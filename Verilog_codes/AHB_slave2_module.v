==> flow/design.v <==
`timescale 1ns / 1ps
module AHB_slave2_module(
    input hclk,
    input hresetn,
    input [31:0] haddr,
    input hwrite,
    input [1:0] htrans,
    input [31:0] hwdata,
    input hready,
    input hsel,
    output reg hreadyout,
    output reg hresp,
    output reg [31:0] hrdata,
    output reg error,
    output reg split_in,
    output reg valid_aft_split_in
    );
    reg [31:0] memory [31:0];
    reg [4:0] waddr;
    reg [4:0] raddr;
    reg [1:0] present_state;
    reg [1:0] next_state;
    parameter idle = 2'b00;
    parameter read   = 2'b01;
    parameter write   = 2'b10;
    parameter validity   = 2'b11;
    always @(posedge hclk)
        begin
            present_state <= next_state;
            split_in <= 1'b0;
            valid_aft_split_in <= 1'b0;
            if (!hresetn)
            begin
                waddr <= 5'b0;
                raddr <= 5'b0;
                hreadyout <= 1'b1;
                next_state <= idle;
            end
            else 
            begin
                case(present_state)
                    idle:begin
                        hreadyout <= 1'b1;
                        waddr <= 5'b0;
                        raddr <= 5'b0;
                        if (hwrite && hsel)
                        begin 
                            next_state<= write;
                        end
                        else if (!hwrite && hsel)
                            next_state <= read; 
                        end
                    read: begin
                            raddr <= haddr[4:0];
                            hrdata <= memory[raddr] ;
                            next_state <= idle;  
                        end
                    write : begin
                            waddr <= haddr[4:0];
                            next_state <= validity;  
                            end
                    validity: 
                            begin 
                                if (waddr < 5'd4)
                                    error<=1'b0;
                                else
                                begin 
                                    memory[waddr] <= hwdata;
                                end
                            end    
                endcase
            end
        end
endmodule
[Step by step through the tools: AHB_slave2_module]
The steps from the RTL of AHB_slave2_module to its reports follow in flow order.
Lines are those of the file above, counted from 1.
Not given: -
Inputs
  design top: AHB_slave2_module
  clock: hclk
  standard-cell library: sky130hd
  corner: tt_025C_1v80

[Elaborated design]
Yosys after proc, flatten, opt, wreduce and memory -nomap, before mapping. Memory bits, and registers merged into a memory's read port (data or address), are not among the register bits. Print and check cells are not counted.
Yosys's memory passes give these memory sizes; they may raise the number of words (mostly to a power of two), join words into wider ones and drop unused or constant bits.
Word-level totals
  word width x clocked read ports: 32
  memories kept: 1
  memory bits (writable): 1024
  word-level cells: 34
  bits in registers: 14
  input bits: 71
Operators by class
  mux-type cells: 14
  eq/ne operators: 4
  reductions and logical operators: 10
  order comparisons: 1
Memory list
  memory: depth 32, width 32, read ports 1, wr ports 1, line 18  | reg [31:0] memory [31:0];
Operators with widths (number)
  2-to-1 mux 32 bit: 5
  parallel mux 32 bit (select 2 bit): 1
  parallel mux 5 bit (select 2 bit): 2
  2-to-1 mux 5 bit: 3
  parallel mux 2 bit (select 3 bit): 1
  less-than comparator 5 x 3 -> 1 bit (second input constant): 1
  equality test 2 bit (second input constant): 2
  AND reduction 2 bit: 2
  nonzero test 2 bit: 2
  2-to-1 mux 2 bit: 2
  inequality test 3 bit (second input constant): 1
  nonzero test 3 bit: 1
  OR reduction 3 bit: 1
  logical AND 1 bit: 2
  equality test 2 x 1 -> 1 bit (second input constant): 1
  zero test 2 bit: 1
  zero test 1 bit: 1

[Depth]
Depth = most cells in a row (Yosys ltp): at word level without a register or memory, in the mapped netlist without a sequential cell, where the memories' decode and read muxes count.
Depth
  depth after elaboration: 5
  ABC_AREA: 0
  gate-level depth with buffers: 8
  depth with buffers taken out: 6

[Netlist]
The flow's flattened synthesis, as Yosys stat reports it; memories are mapped. The netlist is that of the ABC_AREA named above (0 if unset); the other value can give another one.
Synthesis totals
  mapped flip-flops: 1070
  mapped cells: 2332
  cell area after synthesis: 41444.7 um2
  buffer cells: 138
Cells by type
  sky130_fd_sc_hd__edfxtp_1: number 1056, area in all 3.17E+04 um2
  sky130_fd_sc_hd__mux2i_1: number 512, area in all 5.12E+03 um2
  sky130_fd_sc_hd__a22oi_1: number 96, area in all 720.691 um2
  sky130_fd_sc_hd__a22o_1: number 64, area in all 560.538 um2
  sky130_fd_sc_hd__a21oi_1: number 106, area in all 530.509 um2
  sky130_fd_sc_hd__nand3_1: number 98, area in all 490.47 um2
  sky130_fd_sc_hd__nand2_1: number 99, area in all 371.606 um2
  sky130_fd_sc_hd__buf_4: number 38, area in all 285.274 um2
  sky130_fd_sc_hd__dfxtp_1: number 14, area in all 280.269 um2
  sky130_fd_sc_hd__a31oi_1: number 32, area in all 200.192 um2
  sky130_fd_sc_hd__clkbuf_1: number 51, area in all 191.434 um2
  sky130_fd_sc_hd__nor3_1: number 32, area in all 160.154 um2
  sky130_fd_sc_hd__buf_6: number 14, area in all 157.651 um2
  sky130_fd_sc_hd__buf_2: number 26, area in all 130.125 um2
  sky130_fd_sc_hd__nor2_1: number 34, area in all 127.622 um2
  sky130_fd_sc_hd__nor2b_1: number 14, area in all 87.584 um2
  sky130_fd_sc_hd__nor3b_1: number 10, area in all 75.072 um2
  sky130_fd_sc_hd__ha_1: number 4, area in all 50.048 um2
Not listed: further types 12, cells in them 32.

[Path before layout]
Source: OpenSTA report_checks on the synthesized netlist (no wires, ideal clock, input and output delay 20% of the period each), path of least setup slack; recovery checks are left aside. Register names are those of the netlist, which keeps one name where synthesis merged equal registers.
Timing post-synthesis
  kind: in2reg
  start point: input hresetn
  end point: memory memory[28][0]
  stages: 4
  library setup time: 0.421 ns
  slack: 1.168 ns
  period: 4.33 ns
  path buffers: 0
  launch time at the first pin: 0.866 ns
  external input delay: 0.866 ns
  path delay: 2.296 ns
  data arrival time: 2.741 ns
  synthesis period reached: 3.162 ns
"path delay" = arrival - input delay + setup time.
"stages": output pins that drive a net of the path, with the launching flip-flop's if there is one; two outputs of one cell count as two.
"synthesis period reached" is the clock period less the worst setup slack; recovery checks do not enter. This is arithmetic on one report: input and output delays are still those of the set period (20% each).
Between the ends stands the longest chain of elaborated cells between them, by number of cells; it is not shown to be the way that was timed. Of several equally long chains one is given.
A line is the first line of the expression or statement that the cell stems from. Yosys adds cells for indexed reads and writes and turns some case tables into memories.
Only ways into the end's enable, where the timed path ends, are counted here.
Between the ends, post-synthesis
  cell sequence: sky130_fd_sc_hd__o311a_1 sky130_fd_sc_hd__nor2b_1 sky130_fd_sc_hd__nand2b_1 sky130_fd_sc_hd__nor2_1
  cells in the longest elaborated chain: 1
  elaborated cells on any way between the ends: 2
  RTL lines with such cells: 1
  classes of those cells: 2 x mux
RTL lines, path post-synthesis
  from (decl): line 4  | input hresetn,
  2-to-1 mux 5 bit: line 32  | if (!hresetn)
  to (decl): line 18  | reg [31:0] memory [31:0];

[Timing after layout]
Path of least setup slack in the final report of run 1 (OpenROAD, finished layout, wires in). Where an end is a register, its clock arrival counts in the times.
Timing after layout
  kind: reg2reg
  start point: register waddr[4]
  end point: memory memory[9][21]
  slack: 1.39 ns
  launch time at the first pin: 0.77 ns
  data arrival time: 3.21 ns
  stages: 6
  period: 4.19 ns
  path buffers: 1
  library setup time: 0.35 ns
Between the ends stands the longest chain of elaborated cells between them, by number of cells; it is not shown to be the way that was timed. Of several equally long chains one is given.
At most two assigning lines are given for a register; there are more.
Only ways into the end's enable, where the timed path ends, are counted here.
Between the ends, after layout
  cell sequence: sky130_fd_sc_hd__dfxtp_1 sky130_fd_sc_hd__o311a_1 sky130_fd_sc_hd__nor2b_1 sky130_fd_sc_hd__nand2_1 sky130_fd_sc_hd__nor2_4 sky130_fd_sc_hd__buf_4
  cells in the longest elaborated chain: 4
  elaborated cells on any way between the ends: 7
  RTL lines with such cells: 3
  classes of those cells: 1 x compare; 6 x mux
RTL lines, path after layout
  from (decl): line 19  | reg [4:0] waddr;
  from (assign): line 34  | waddr <= 5'b0;
  from (assign): line 59  | waddr <= haddr[4:0];
  less-than comparator 5 x 3 -> 1 bit: line 64  | if (waddr < 5'd4)
  2-to-1 mux 5 bit: line 64
  2-to-1 mux 5 bit: line 41  | case(present_state)
  2-to-1 mux 5 bit: line 32  | if (!hresetn)
  to (decl): line 18  | reg [31:0] memory [31:0];

--- measured runs ---
Design AHB_slave2_module on sky130hd. What follows are 2 stored runs of the flow, each under its own settings; their order means nothing. The constraints put input and output delay at 20% of the set period each and load the outputs with 0.01 pF.
"reached clock period" = clock period - worst setup slack. The figure is calculated, with input and output delays left at 20% of the set period.
"critical setup path time" means the part of the period allowed to the worst setup path (the constraints hold back 20% at inputs and 20% at outputs) less its slack; where the path has registers, the arrival times of their clocks count too.
By "power" is meant OpenSTA's value without simulated activity: inputs other than the clock are taken to toggle once in ten clock periods, and the tool carries that through the logic.

==> run 1: settings <==
{ "period_ns": 4.19, "CORE_UTILIZATION": 18, "PLACE_DENSITY_LB_ADDON": 0.13, "CORE_ASPECT_RATIO": 1.02, "CORE_MARGIN": 2, "ABC_AREA": 0, "CAP_MARGIN": 10, "MIN_ROUTING_LAYER": "met1", "MAX_ROUTING_LAYER": "met4", "SLEW_MARGIN": 20 }
==> run 1: results <==
worst setup slack after layout: 1.388 ns
setup total negative slack: 0.000 ns
reached clock period: 2.802 ns
worst hold slack in the final report: 0.360 ns
post-layout utilization: 22.4%
critical setup path time: 2.80 ns
worst path kind: reg2reg
power: 0.026433 W
total die area: 234103.0 um2
standard-cell area of the final layout: 51147.8 um2
chip area in the Yosys report: 41444.7 um2

==> run 2: settings <==
{ "period_ns": 2.51, "CAP_MARGIN": 20, "CORE_MARGIN": 2, "CORE_UTILIZATION": 40, "SLEW_MARGIN": 20 }
==> run 2: results <==
worst hold slack in the final report: 0.366 ns
chip area in the Yosys report: 41444.7 um2
total die area: 106201.0 um2
worst setup slack after layout: 0.238 ns
critical setup path time: 2.27 ns
worst path kind: reg2reg
reached clock period: 2.272 ns
standard-cell area of the final layout: 49540.0 um2
setup total negative slack: 0.000 ns
power: 0.041548 W
post-layout utilization: 48.0%
--- end ---
